==> flow/design.v <==
module u_media_value
(
	input clk,
	input rst,
	input ce,
	input [7:0] data11,data12,data13,data21,data22,data23,data31,data32,data33,
	output [7:0] final_media_data
);
wire [7:0] max_data1, mid_data1, min_data1; 
wire [7:0] max_data2, mid_data2, min_data2;
wire [7:0] max_data3, mid_data3, min_data3;
wire [7:0] max_min_data, mid_mid_data, min_max_data; 
u_sort unit0 
(  
.clk  (clk),  
.rst  (rst), 
.ce   (ce),   
.data1  (data11),   
.data2  (data12),   
.data3  (data13),    
.max_data (max_data1),  
.mid_data (mid_data1),  
.min_data (min_data1) 
); 
u_sort unit1
(  
.clk  (clk),  
.rst  (rst),  
.ce   (ce),   
.data1  (data21),   
.data2  (data22),   
.data3  (data23),    
.max_data (max_data2),  
.mid_data (mid_data2),  
.min_data (min_data2) 
); 
u_sort unit2
(  
.clk  (clk),  
.rst  (rst),  
.ce   (ce),   
.data1  (data31),   
.data2  (data32),   
.data3  (data33),    
.max_data (max_data3),  
.mid_data (mid_data3),  
.min_data (min_data3) 
); 
u_sort unit3
(  
.clk  (clk),  
.rst  (rst), 
.ce   (ce),    
.data1  (max_data1),   
.data2  (max_data2),   
.data3  (max_data3),    
.max_data (),  
.mid_data (),  
.min_data (max_min_data) 
); 
u_sort unit4
(  
.clk  (clk),  
.rst  (rst), 
.ce   (ce),    
.data1  (mid_data1),   
.data2  (mid_data2),   
.data3  (mid_data3),    
.max_data (),  
.mid_data (mid_mid_data),  
.min_data () 
); 
u_sort unit5
(  
.clk  (clk), 
.rst  (rst), 
.ce   (ce),    
.data1  (min_data1),   
.data2  (min_data2),   
.data3  (min_data3),    
.max_data (min_max_data),  
.mid_data (),  
.min_data ()
);
u_sort unit6
(  
.clk  (clk),  
.rst  (rst),  
.ce   (ce),   
.data1  (max_min_data),   
.data2  (mid_mid_data),   
.data3  (min_max_data),    
.max_data (),  
.mid_data (final_media_data),  
.min_data   () 
);
endmodule
module u_sort
(  
input	clk,
input	rst,
input	ce,    
input  [7:0] data1, data2, data3,  
output reg [7:0] max_data, mid_data, min_data 
); 
always@(posedge clk) 
begin  
	if(!rst)   
		begin   
			max_data <= 0;   
			mid_data <= 0;   
			min_data <= 0;   
		end  
	else if(ce)
		begin
			if(data1 >= data2 && data1 >= data3)    
				max_data <= data1;   
			else if(data2 >= data1 && data2 >= data3)    
				max_data <= data2;   
			else   
				max_data <= data3; 
			if((data1 >= data2 && data1 <= data3) || (data1 >= data3 && data1 <= data2))    
				mid_data <= data1;   
			else if((data2 >= data1 && data2 <= data3) || (data2 >= data3 && data2 <= data1))   
				mid_data <= data2;   
			else   
				mid_data <= data3;   
			if(data1 <= data2 && data1 <= data3)    
				min_data <= data1;   
			else if(data2 <= data1 && data2 <= data3)    
				min_data <= data2;   
			else    
				min_data <= data3;  
		end
	else	
		begin      
			max_data <= max_data;   
			mid_data <= mid_data;   
			min_data <= min_data;   		
		end 
end 
endmodule
Reports on u_media_value. The steps from the RTL of u_media_value to its reports follow in flow order. Lines are those of the file above, counted from 1. Library cell names are shortened. Not given: n/a

Design top: u_media_value. Clock input: clk. Cell library: sky130hd. Library corner: tt_025C_1v80.

Word-level counts. Yosys after proc, flatten, opt, wreduce and memory -nomap, before mapping. Enables and synchronous resets that opt folds into registers are not counted as muxes. Memory bits, and registers merged into a memory's read port (data or address), are not among the register bits. Print and check cells are not counted. Equal cells are merged and count once.

Under register bits stands 104. The figure for input port bits is 75. The figure for output and inout port bits is 8. Word-level cells: 133.

For magnitude comparators the number is 48. Under mux-type cells stands 26. The figure for reductions and logical operators is 46.

Operators with widths (count): 8-bit two-way mux (26); 8-bit >= comparator (24); 8-bit less-or-equal comparator (24); 1-bit logical AND (36); 1-bit logical OR (10).

Logic depth. Longest topological path by Yosys (ltp), each cell counted once; first at word level (registers and memories cut), then after technology mapping (sequential cells cut; the memories' decode and read muxes count).

Under word-level depth stands 5. For ABC_AREA the number is 0. Mapped depth: 11. Gate-level depth less buffers: 9.

Netlist. Yosys stat after the flow's synthesis: flattened, memories mapped to cells. It holds for the ABC_AREA given above (unset counts as 0); a run with the other value may have another netlist.

Under cells in the netlist stands 1156. The figure for mapped area is 9347.7 um^2. Area of sequential cells: 2082.0 um^2. The entry for flip-flops reads 104. Under buffer cells stands 39.

Cell types: ha_1 (count 168, total area 2.1E+03 um^2); dfxtp_1 (count 104, total area 2.08E+03 um^2); o21ai_0 (count 107, total area 535.514 um^2); inv_1 (count 131, total area 491.722 um^2); a21oi_1 (count 96, total area 480.461 um^2); mux2i_1 (count 43, total area 430.413 um^2); nand2_1 (count 73, total area 274.013 um^2); nand4_1 (count 34, total area 212.704 um^2); a22oi_1 (count 26, total area 195.187 um^2); a221o_1 (count 18, total area 180.173 um^2); nor2_1 (count 44, total area 165.158 um^2); nand3_1 (count 32, total area 160.154 um^2); o211a_1 (count 16, total area 160.154 um^2); a221oi_1 (count 18, total area 157.651 um^2); o221ai_1 (count 16, total area 140.134 um^2); and2_1 (count 18, total area 112.608 um^2); clkbuf_1 (count 29, total area 108.854 um^2); nor2b_1 (count 17, total area 106.352 um^2).

Not listed: further types 41, cells in them 166. By module: a second synthesis without flattening, with its own total; a netlist apart from the flattened one above.

Under cell total of the unflattened synthesis stands 1757. The entry for area (unflattened synthesis) reads 15160.8 um^2.

Each row is one instance without its submodules.

By module: u_sort (instances 7, cells 251, area 2165.8 um^2, sequential area 480.5 um^2); u_media_value (instances 1, cells 0, area 0.0 um^2, sequential area 0.0 um^2).

Worst setup path after synthesis. Source: OpenSTA report_checks on the synthesized netlist (no wires, ideal clock, input and output delay 20% of the period each), path of least setup slack; recovery checks are left aside. Register names are those of the netlist, which keeps one name where synthesis merged equal registers.

Path type: input -> register. Start: in data23[1]. End: reg unit1.mid_data[0]. Under period stands 4670 ps. Input delay: 934 ps. Library setup time: 122 ps. The entry for launch time at the first pin reads 934 ps. The entry for arrival reads 2927 ps. The figure for required time is 4548 ps. Path slack: 1621 ps. The figure for delay of the path is 2115 ps. For driving pins on the path the number is 11. The figure for buffers on the path is 2. Synthesis period reached: 3049 ps.

"delay of the path" is the arrival time less input delay plus setup time. "driving pins on the path": output pins that drive a net of the path, with the launching flip-flop's if there is one; two outputs of one cell count as two. "synthesis period reached" = period - worst setup slack (recovery checks aside). The figure is calculated, with input and output delays left at 20% of the set period. Between the ends stands the longest chain of elaborated cells between them, by number of cells; it is not shown to be the way that was timed. Of several equally long chains one is given. Each line given opens the expression or statement behind the cell; cells for indexed reads and writes are added by Yosys, which also makes memories of some case tables. A register here has more assigning lines than the two given.

Cells stage by stage: inv_1 ha_1 nor2b_4 o211ai_2 a31oi_1 or2_1 buf_6 a221o_1 buf_6 o21ba_1 a221o_1. The figure for length of the longest elaborated chain is 5. Elaborated cells between the ends (all ways): 12. Those cells by class: 4 x compare; 2 x mux; 6 x reduce/logical.

Ends and longest elaborated chain, post-synthesis: start: declaration (RTL line 6) `input [7:0] data11,data12,data13,data21,data22,data23,data31,data32,data33,`; 8-bit less-or-equal comparator (RTL line 124) `else if((data2 >= data1 && data2 <= data3) || (data2 >= data3 && data2 <= data1))`; 1-bit logical AND (RTL line 124); 1-bit logical OR (RTL line 124); 8-bit two-way mux (RTL line 124); 8-bit two-way mux (RTL line 122) `if((data1 >= data2 && data1 <= data3) || (data1 >= data3 && data1 <= data2))`; end: assignment (RTL line 123) `mid_data <= data1;`; end: assignment (RTL line 125) `mid_data <= data2;`; end: declaration (RTL line 104) `output reg [7:0] max_data, mid_data, min_data`.

Worst path after layout. From the final timing report of run 2: the path of least setup slack in the routed layout; clock arrival at registers is part of the times. The path's times are printed in steps of 10 ps; the period is the one set.

Path type: input -> register. Start: in data22[0]. End: reg unit1.mid_data[0]. Under period stands 2070 ps. Input delay: 410 ps. Library setup time: 110 ps. The entry for launch time at the first pin reads 410 ps. The entry for arrival reads 2510 ps. The figure for required time is 2320 ps. Path slack: -190 ps. For driving pins on the path the number is 11. The figure for buffers on the path is 2.

Between the ends stands the longest chain of elaborated cells between them, by number of cells; it is not shown to be the way that was timed. Of several equally long chains one is given. A register here has more assigning lines than the two given.

Cells stage by stage: buf_4 inv_2 ha_2 nand4_1 nor2_1 a211o_1 and2_4 a221o_1 buf_6 o21ba_4 a221o_1. The figure for length of the longest elaborated chain is 5. Elaborated cells between the ends (all ways): 14. Those cells by class: 6 x compare; 2 x mux; 6 x reduce/logical.

Ends and longest elaborated chain, post-layout: start: declaration (RTL line 6) `input [7:0] data11,data12,data13,data21,data22,data23,data31,data32,data33,`; 8-bit >= comparator (RTL line 124) `else if((data2 >= data1 && data2 <= data3) || (data2 >= data3 && data2 <= data1))`; 1-bit logical AND (RTL line 124); 1-bit logical OR (RTL line 124); 8-bit two-way mux (RTL line 124); 8-bit two-way mux (RTL line 122) `if((data1 >= data2 && data1 <= data3) || (data1 >= data3 && data1 <= data2))`; end: assignment (RTL line 123) `mid_data <= data1;`; end: assignment (RTL line 125) `mid_data <= data2;`; end: declaration (RTL line 104) `output reg [7:0] max_data, mid_data, min_data`.

FLOW RESULTS
============

Settings and measured results of 2 stored flow runs for module u_media_value (sky130hd), not sorted in any way. The constraints put input and output delay at 20% of the set period each and load the outputs with 0.01 pF. "clock period achieved" means the clock period less the worst setup slack. The figure is calculated, with input and output delays left at 20% of the set period. "critical path time" means the part of the period allowed to the worst setup path (the constraints hold back 20% at inputs and 20% at outputs) less its slack; where the path has registers, the arrival times of their clocks count too. "total power after layout": no workload was simulated; the value follows from the tool's default switching activity. "critical path time" is given in steps of 10 ps.

Files of run 1:
==> flow/run.sh <==
#!/bin/bash
# the make line also repeats the synthesis and layout settings of config.mk as NAME=value (left out here)
make -C /OpenROAD-flow-scripts/flow DESIGN_CONFIG=/design/flow/config.mk WORK_HOME=/design/flow/orfs CLKGATE_MAP_FILE= finish
==> flow/config.mk <==
export PLATFORM = sky130hd
export DESIGN_NAME = u_media_value
export DESIGN_NICKNAME = u_media_value
export VERILOG_FILES = /design/flow/design.v
export SDC_FILE = /design/flow/constraint.sdc
export NUM_CORES = 4
export LEC_CHECK = 0
export ABC_AREA = 0
export CAP_MARGIN = 30
export CORE_ASPECT_RATIO = 1.93
export CORE_MARGIN = 2
export CORE_UTILIZATION = 66
export CTS_CLUSTER_DIAMETER = 195
export CTS_CLUSTER_SIZE = 50
export GPL_ROUTABILITY_DRIVEN = 0
export MIN_ROUTING_LAYER = met1
export PLACE_DENSITY_LB_ADDON = 0.19
export SETUP_SLACK_MARGIN = 0.38
export SLEW_MARGIN = 15
==> flow/constraint.sdc <==
create_clock -name core_clock -period 1.71 [get_ports {clk}]
set_input_delay 0.3420 -clock core_clock [delete_from_list [all_inputs] [get_ports {clk}]]
set_output_delay 0.3420 -clock core_clock [all_outputs]
set_load 0.01 [all_outputs]

Outcome of run 1: incomplete, clock tree synthesis halted on DPL-0038.

Files of run 2:
==> flow/run.sh <==
#!/bin/bash
# the make line also repeats the synthesis and layout settings of config.mk as NAME=value (left out here)
make -C /OpenROAD-flow-scripts/flow DESIGN_CONFIG=/design/flow/config.mk WORK_HOME=/design/flow/orfs CLKGATE_MAP_FILE= finish
==> flow/config.mk <==
export PLATFORM = sky130hd
export DESIGN_NAME = u_media_value
export DESIGN_NICKNAME = u_media_value
export VERILOG_FILES = /design/flow/design.v
export SDC_FILE = /design/flow/constraint.sdc
export NUM_CORES = 4
export LEC_CHECK = 0
export ABC_AREA = 0
export CAP_MARGIN = 20
export CORE_MARGIN = 2
export CORE_UTILIZATION = 18
export CTS_CLUSTER_SIZE = 17
export GPL_TIMING_DRIVEN = 0
export MAX_ROUTING_LAYER = met4
export PLACE_DENSITY_LB_ADDON = 0.18
export SLEW_MARGIN = 20
==> flow/constraint.sdc <==
create_clock -name core_clock -period 2.07 [get_ports {clk}]
set_input_delay 0.4140 -clock core_clock [delete_from_list [all_inputs] [get_ports {clk}]]
set_output_delay 0.4140 -clock core_clock [all_outputs]
set_load 0.01 [all_outputs]

Results of run 2. The netlist area reported by Yosys comes to 9347.7 um^2. The full die area comes to 53770.7 um^2. The area of the standard cells in the finished layout is 14729.1 um^2. The measured final design utilization is 0.287. The worst setup slack after layout reads -191 ps. The measured final setup TNS is -4139 ps. The worst hold slack in the final report is 315 ps. The measured total power after layout is 12213 uW. The clock period achieved stands at 2261 ps. The critical path time is 1850 ps. Kind of the worst setup path: input -> register.
