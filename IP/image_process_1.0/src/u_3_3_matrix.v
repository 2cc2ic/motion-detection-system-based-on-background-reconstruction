==> flow/design.v <==
module u_3_3_matrix
(
	input clk,
	input rst,
	input ce,
	input [7:0] data_line_0,data_line_1,data_line_2,
	output reg [7:0] data11,data12,data13,data21,data22,data23,data31,data32,data33
);
always @(posedge clk)
begin
	if(!rst)
		begin
			data11<=0;
			data12<=0;
			data13<=0;
			data21<=0;
			data22<=0;
			data23<=0;
			data31<=0;
			data32<=0;
			data33<=0;
		end
	else if(ce)
		begin
			data11<=data_line_0;
			data12<=data_line_1;
			data13<=data_line_2;
			data21<=data11;
			data22<=data12;
			data23<=data13;
			data31<=data21;
			data32<=data22;
			data33<=data23;		
		end
	else
		begin
			data11<=data11;
			data12<=data12;
			data13<=data13;
			data21<=data21;
			data22<=data22;
			data23<=data23;
			data31<=data31;
			data32<=data32;
			data33<=data33;		
		end
end
endmodule
== Tool chain data of u_3_3_matrix ==
What the tools print for u_3_3_matrix, step after step.
Lines are those of the file above, counted from 1.
Library cell names are shortened.
The mark -- stands for no value.

* Design top: u_3_3_matrix
* Clock: clk
* Standard-cell library: sky130hd
* Timing corner: tt_025C_1v80

== Elaborated design ==
Yosys after proc, flatten, opt, wreduce and memory -nomap, before mapping. Enables and synchronous resets that opt folds into registers are not counted as muxes. Memory bits, and registers merged into a memory's read port (data or address), are not among the register bits. Print and check cells are not counted. Equal cells are merged and count once.

* Magnitude comparators: 0
* Divide/modulo/power cells: 0
* Add/subtract/negate cells: 0
* Reduce/logical cells: 0
* Bitwise gates (word level): 0
* Mux-type cells: 0
* Equality and inequality tests: 0
* $mul: 0
* Shift operators: 0

* Flip-flop bits (word level): 72
* Input port bits: 27
* Bits in latches: 0
* Clocked read ports x word width: 0
* Memories: 0
* Bits in read-only memories: 0
* Bits in writable memories: 0

== Logic depth ==
Yosys ltp: most cells in a row. Word level: on the elaborated netlist, between registers, memories and ports. Mapped: between sequential cells and ports; inverters and the memories' decode and read muxes count.

* Word-level depth: 0
* ABC_AREA: 0
* Mapped depth: 4

== Netlist ==
Source: synth_stat.txt of the flow (Yosys; design flattened, memories mapped). It holds for the ABC_AREA given above (unset counts as 0); a run with the other value may have another netlist.
The area totals of this step are shown rounded.

* Mapped flip-flops: 72
* Standard cells after synthesis: 232
* Buffer cells: 16
* Sequential part of the area: 1400 µm²
* Chip area (Yosys): 2800 µm²

{| class="wikitable"
|+ Cell types
! type !! count
|-
| dfxtp_1 || 72
|-
| mux2i_1 || 72
|-
| nor2b_1 || 72
|-
| buf_8 || 7
|-
| clkbuf_1 || 7
|-
| buf_6 || 1
|-
| clkbuf_2 || 1
|}

== Worst setup path after synthesis ==
Source: OpenSTA report_checks on the synthesized netlist (no wires, ideal clock, input and output delay 20% of the period each), path of least setup slack; recovery checks are left aside. Register names are those of the netlist, which keeps one name where synthesis merged equal registers.

* Path type: in2reg
* From: input port ce
* To: register data21[0]
* Clock period: 1150 ps
* External input delay: 230 ps
* Required time: 1034 ps
* Stages: 4
* Delay of the path: 645 ps
* Slack: 275 ps
* Library setup time: 116 ps
* Arrival: 759 ps
* Buffers on the path: 2
* Synthesis period reached: 875 ps

"delay of the path" is the arrival time less input delay plus setup time.
"stages": output pins that drive a net of the path, with the launching flip-flop's if there is one; two outputs of one cell count as two.
"synthesis period reached" is the clock period less the worst setup slack; recovery checks do not enter. This is arithmetic on one report: input and output delays are still those of the set period (20% each).
A register here has more assigning lines than the two given.

* Cells stage by stage: buf_6 > buf_8 > mux2i_1 > nor2b_1

{| class="wikitable"
|+ RTL lines, path after synthesis
! element !! line !! RTL
|-
| from (decl) || 5 || <nowiki>input ce,</nowiki>
|-
| to (assign) || 28 || <nowiki>data21<=data11;</nowiki>
|-
| to (assign) || 40 || <nowiki>data21<=data21;</nowiki>
|-
| to (decl) || 7 || <nowiki>output reg [7:0] data11,data12,data13,data21,data22,data23,data31,data32,data33</nowiki>
|}

Chain of elaborated cells between the ends: none given.

## Implementation results

Below are 2 stored runs of the flow (Yosys, OpenROAD; platform sky130hd) on u_3_3_matrix, each with its settings, unordered. Constraints: input delay and output delay 20% of the set period each, output load 0.01 pF.

=== Run A ===
{| class="wikitable"
! Setting !! Value
|-
| period_ns || 0.665
|-
| CORE_UTILIZATION || 45
|-
| CORE_MARGIN || 8
|-
| CELL_PAD_IN_SITES_GLOBAL_PLACEMENT || 3
|-
| TNS_END_PERCENT || 50
|-
| ABC_AREA || 0
|-
| CTS_CLUSTER_DIAMETER || 330
|-
| MIN_ROUTING_LAYER || met1
|-
| MAX_ROUTING_LAYER || met4
|-
| CAP_MARGIN || 20
|-
| SLEW_MARGIN || 20
|}
Not finished: placement ended with error GPL-0301.

=== Run B ===
{| class="wikitable"
! Setting !! Value
|-
| period_ns || 0.638
|-
| CORE_UTILIZATION || 58
|-
| CORE_ASPECT_RATIO || 1.16
|-
| CORE_MARGIN || 5
|-
| CELL_PAD_IN_SITES_DETAIL_PLACEMENT || 2
|-
| TNS_END_PERCENT || 30
|-
| GPL_ROUTABILITY_DRIVEN || 0
|-
| MAX_ROUTING_LAYER || met4
|-
| CAP_MARGIN || 20
|-
| SLEW_MARGIN || 20
|}
Not finished: placement ended with a tool error.
