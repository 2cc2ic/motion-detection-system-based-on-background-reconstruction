==> flow/design.v <==
module gray_shift
(
	input clk,
	input rst,
	input ce,
	input [23:0] rgb,
	output [7:0] gray
);
wire [7:0] red;
wire [7:0] green;
wire [7:0] blue;
reg [15:0] gray_r,gray_g,gray_b;
reg [7:0] gray;
wire [15:0] gray_w;
assign red = rgb[23:16];
assign green = rgb[15:8];
assign blue = rgb[7:0];
assign gray_w = gray_r + gray_g + gray_b;
always@(posedge clk)
begin
    if(!rst)
		begin
			gray_r <= 0;
			gray_g <= 0;
			gray_b <= 0;
		end
    else if(ce)
		begin
			gray_r <= (red <<6) + (red <<3) + (red <<2) + red     ;
			gray_g <= (green<<7) + (green<<4) + (green<<2) + green;
			gray_b <= (blue <<4) + (blue <<3) + (blue <<2) + 1'b1 ;
		end
	else
		begin
			gray_r <= gray_r;
			gray_g <= gray_g;
			gray_b <= gray_b;
		end
end
always@(posedge clk)
begin
    if(!rst)
        gray <= 0;
    else if(ce)
		gray <= gray_w[15:8];
	else
		gray <= gray;
end
endmodule
## Reports on gray_shift

Tool output for the design above, in the order of the flow.
Line numbers count from 1 in the design file above.
Cell names lack the library's common part.
Not given: -

- Design top: gray_shift
- Clock port: clk
- Library: sky130hd
- Library corner: tt_025C_1v80

## Word-level counts

Yosys after proc, flatten, opt, wreduce and memory -nomap, before mapping. Enables and synchronous resets that opt folds into registers are not counted as muxes. Memory bits, and registers merged into a memory's read port (data or address), are not among the register bits. Print and check cells are not counted. Equal cells are merged and count once.

- Register bits after elaboration: 56
- Latch bits: 0
- Memory bits (writable): 0
- Bits in read-only memories: 0
- Clocked read ports x word width: 0
- Memory cells: 0
- Output and inout port bits: 8

- Add/sub/neg operators: 11
- $mul: 0
- Div/mod/pow operators: 0
- Order comparisons: 0
- Eq/ne operators: 0
- Shifts and indexed selects: 0
- Mux-type cells: 0
- Bitwise logic cells: 0
- Reductions and logical operators: 0

Operators with widths:

| cell | number |
|---|---|
| 16-bit adder | 2 |
| 16-bit by 8-bit adder with 16-bit output | 2 |
| 15-bit by 10-bit adder with 16-bit output | 1 |
| 15-bit by 12-bit adder with 16-bit output | 1 |
| 16-bit by 10-bit adder with 16-bit output | 1 |
| 14-bit by 1-bit adder with 15-bit output (second input constant) | 1 |
| 14-bit by 11-bit adder with 15-bit output | 1 |
| 13-bit by 10-bit adder with 14-bit output | 1 |
| 12-bit by 11-bit adder with 13-bit output | 1 |

## Depth

Longest topological path by Yosys (ltp), each cell counted once; first at word level (registers and memories cut), then after technology mapping (sequential cells cut; the memories' decode and read muxes count).

- Word-level depth: 3
- ABC_AREA: 0
- Gate-level depth with buffers: 13

## After synthesis

The flow's flattened synthesis, as Yosys stat reports it; memories are mapped. The netlist is that of the ABC_AREA named above (0 if unset); the other value can give another one.

Cell types:

| cell type | number |
|---|---|
| dfxtp_1 | 51 |
| ha_1 | 68 |
| fa_1 | 37 |
| inv_1 | 52 |
| nor2_1 | 47 |
| a21oi_1 | 31 |
| mux2i_1 | 15 |
| o21ai_0 | 30 |
| nand2_1 | 31 |
| xor2_1 | 10 |
| o21a_1 | 10 |
| nor3_1 | 14 |
| xnor2_1 | 8 |
| a211oi_1 | 9 |
| a21o_1 | 8 |
| nor2b_1 | 8 |
| o211ai_1 | 6 |
| nand3_1 | 8 |

Not listed: further types 31, cells in them 63.

- Standard cells after synthesis: 506
- Mapped area: 4551.9 um2
- Sequential area: 1021.0 um2
- Flip-flop cells: 51
- Buffer cells: 12

## Path before layout

Source: OpenSTA report_checks on the synthesized netlist (no wires, ideal clock, input and output delay 20% of the period each), path of least setup slack; recovery checks are left aside. Register names are those of the netlist, which keeps one name where synthesis merged equal registers.

- Path kind: input -> register
- From: input rgb[8]
- To: register gray_g[13]
- Clock period: 4700 ps
- External input delay: 940 ps
- Data arrival time: 3407 ps
- Data required time: 4576 ps
- Slack: 1169 ps
- Delay of the path: 2591 ps
- Stages: 8
- Buffers on the path: 0
- Synthesis period reached: 3531 ps

"delay of the path" = arrival - input delay + setup time.
"stages" counts driving pins, that of a launching flip-flop among them; a cell with two outputs on the path counts twice.
"synthesis period reached" is the clock period less the worst setup slack; recovery checks do not enter. This is arithmetic on one report: input and output delays are still those of the set period (20% each).
Between the ends stands the longest chain of elaborated cells between them, by number of cells; it is not shown to be the way that was timed. Of several equally long chains one is given.
A line is the first line of the expression or statement that the cell stems from. Yosys adds cells for indexed reads and writes and turns some case tables into memories.
A register here has more assigning lines than the two given.

- Path through: fa_1 fa_1 ha_1 or4_1 or3_1 o221ai_2 xor2_1 o21ai_1
- Cells in the longest elaborated chain: 3
- Elaborated cells on any way between the ends: 3
- Source lines of those cells: 1
- Classes of those cells: 3 x add/sub

Ends and longest elaborated chain, after synthesis:

| element | line | source |
|---|---|---|
| start, declared | 6 | `input [23:0] rgb,` |
| 15-bit by 12-bit adder with 16-bit output | 30 | `gray_g <= (green<<7) + (green<<4) + (green<<2) + green;` |
| 16-bit by 10-bit adder with 16-bit output | 30 |  |
| 16-bit by 8-bit adder with 16-bit output | 30 |  |
| end, assigned | 30 |  |
| end, assigned | 36 | `gray_g <= gray_g;` |
| end, declared | 12 | `reg [15:0] gray_r,gray_g,gray_b;` |

--- runs ---
Below are 2 stored runs of the flow (Yosys, OpenROAD; platform sky130hd) on gray_shift, each with its settings, unordered. Constraints: input delay and output delay 20% of the set period each, output load 0.01 pF.

### Record 1

==> flow/run.sh <==
#!/bin/bash
# the make line also repeats the synthesis and layout settings of config.mk as NAME=value (left out here)
make -C /OpenROAD-flow-scripts/flow DESIGN_CONFIG=/design/flow/config.mk WORK_HOME=/design/flow/orfs CLKGATE_MAP_FILE= finish
==> flow/config.mk <==
export PLATFORM = sky130hd
export DESIGN_NAME = gray_shift
export DESIGN_NICKNAME = gray_shift
export VERILOG_FILES = /design/flow/design.v
export SDC_FILE = /design/flow/constraint.sdc
export NUM_CORES = 4
export LEC_CHECK = 0
export CAP_MARGIN = 30
export CELL_PAD_IN_SITES_GLOBAL_PLACEMENT = 3
export CORE_MARGIN = 6
export CORE_UTILIZATION = 68
export CTS_CLUSTER_DIAMETER = 331
export CTS_CLUSTER_SIZE = 70
export GPL_ROUTABILITY_DRIVEN = 0
export SLEW_MARGIN = 20
==> flow/constraint.sdc <==
create_clock -name core_clock -period 3.75 [get_ports {clk}]
set_input_delay 0.7500 -clock core_clock [delete_from_list [all_inputs] [get_ports {clk}]]
set_output_delay 0.7500 -clock core_clock [all_outputs]
set_load 0.01 [all_outputs]

Outcome of record 1: stopped before the end: placement reported GPL-0301

### Record 2

==> flow/run.sh <==
#!/bin/bash
# the make line also repeats the synthesis and layout settings of config.mk as NAME=value (left out here)
make -C /OpenROAD-flow-scripts/flow DESIGN_CONFIG=/design/flow/config.mk WORK_HOME=/design/flow/orfs CLKGATE_MAP_FILE= finish
==> flow/config.mk <==
export PLATFORM = sky130hd
export DESIGN_NAME = gray_shift
export DESIGN_NICKNAME = gray_shift
export VERILOG_FILES = /design/flow/design.v
export SDC_FILE = /design/flow/constraint.sdc
export NUM_CORES = 4
export LEC_CHECK = 0
export ABC_AREA = 1
export CAP_MARGIN = 35
export CELL_PAD_IN_SITES_DETAIL_PLACEMENT = 1
export CORE_MARGIN = 2
export CORE_UTILIZATION = 48
export CTS_CLUSTER_SIZE = 75
export GPL_TIMING_DRIVEN = 1
export MIN_ROUTING_LAYER = met2
export PLACE_DENSITY_LB_ADDON = 0.25
export SETUP_SLACK_MARGIN = 0.11
export SLEW_MARGIN = 20
export TNS_END_PERCENT = 70
==> flow/constraint.sdc <==
create_clock -name core_clock -period 3.29 [get_ports {clk}]
set_input_delay 0.6580 -clock core_clock [delete_from_list [all_inputs] [get_ports {clk}]]
set_output_delay 0.6580 -clock core_clock [all_outputs]
set_load 0.01 [all_outputs]

Outcome of record 2: stopped before the end: routing reported GRT-0232
--- end ---
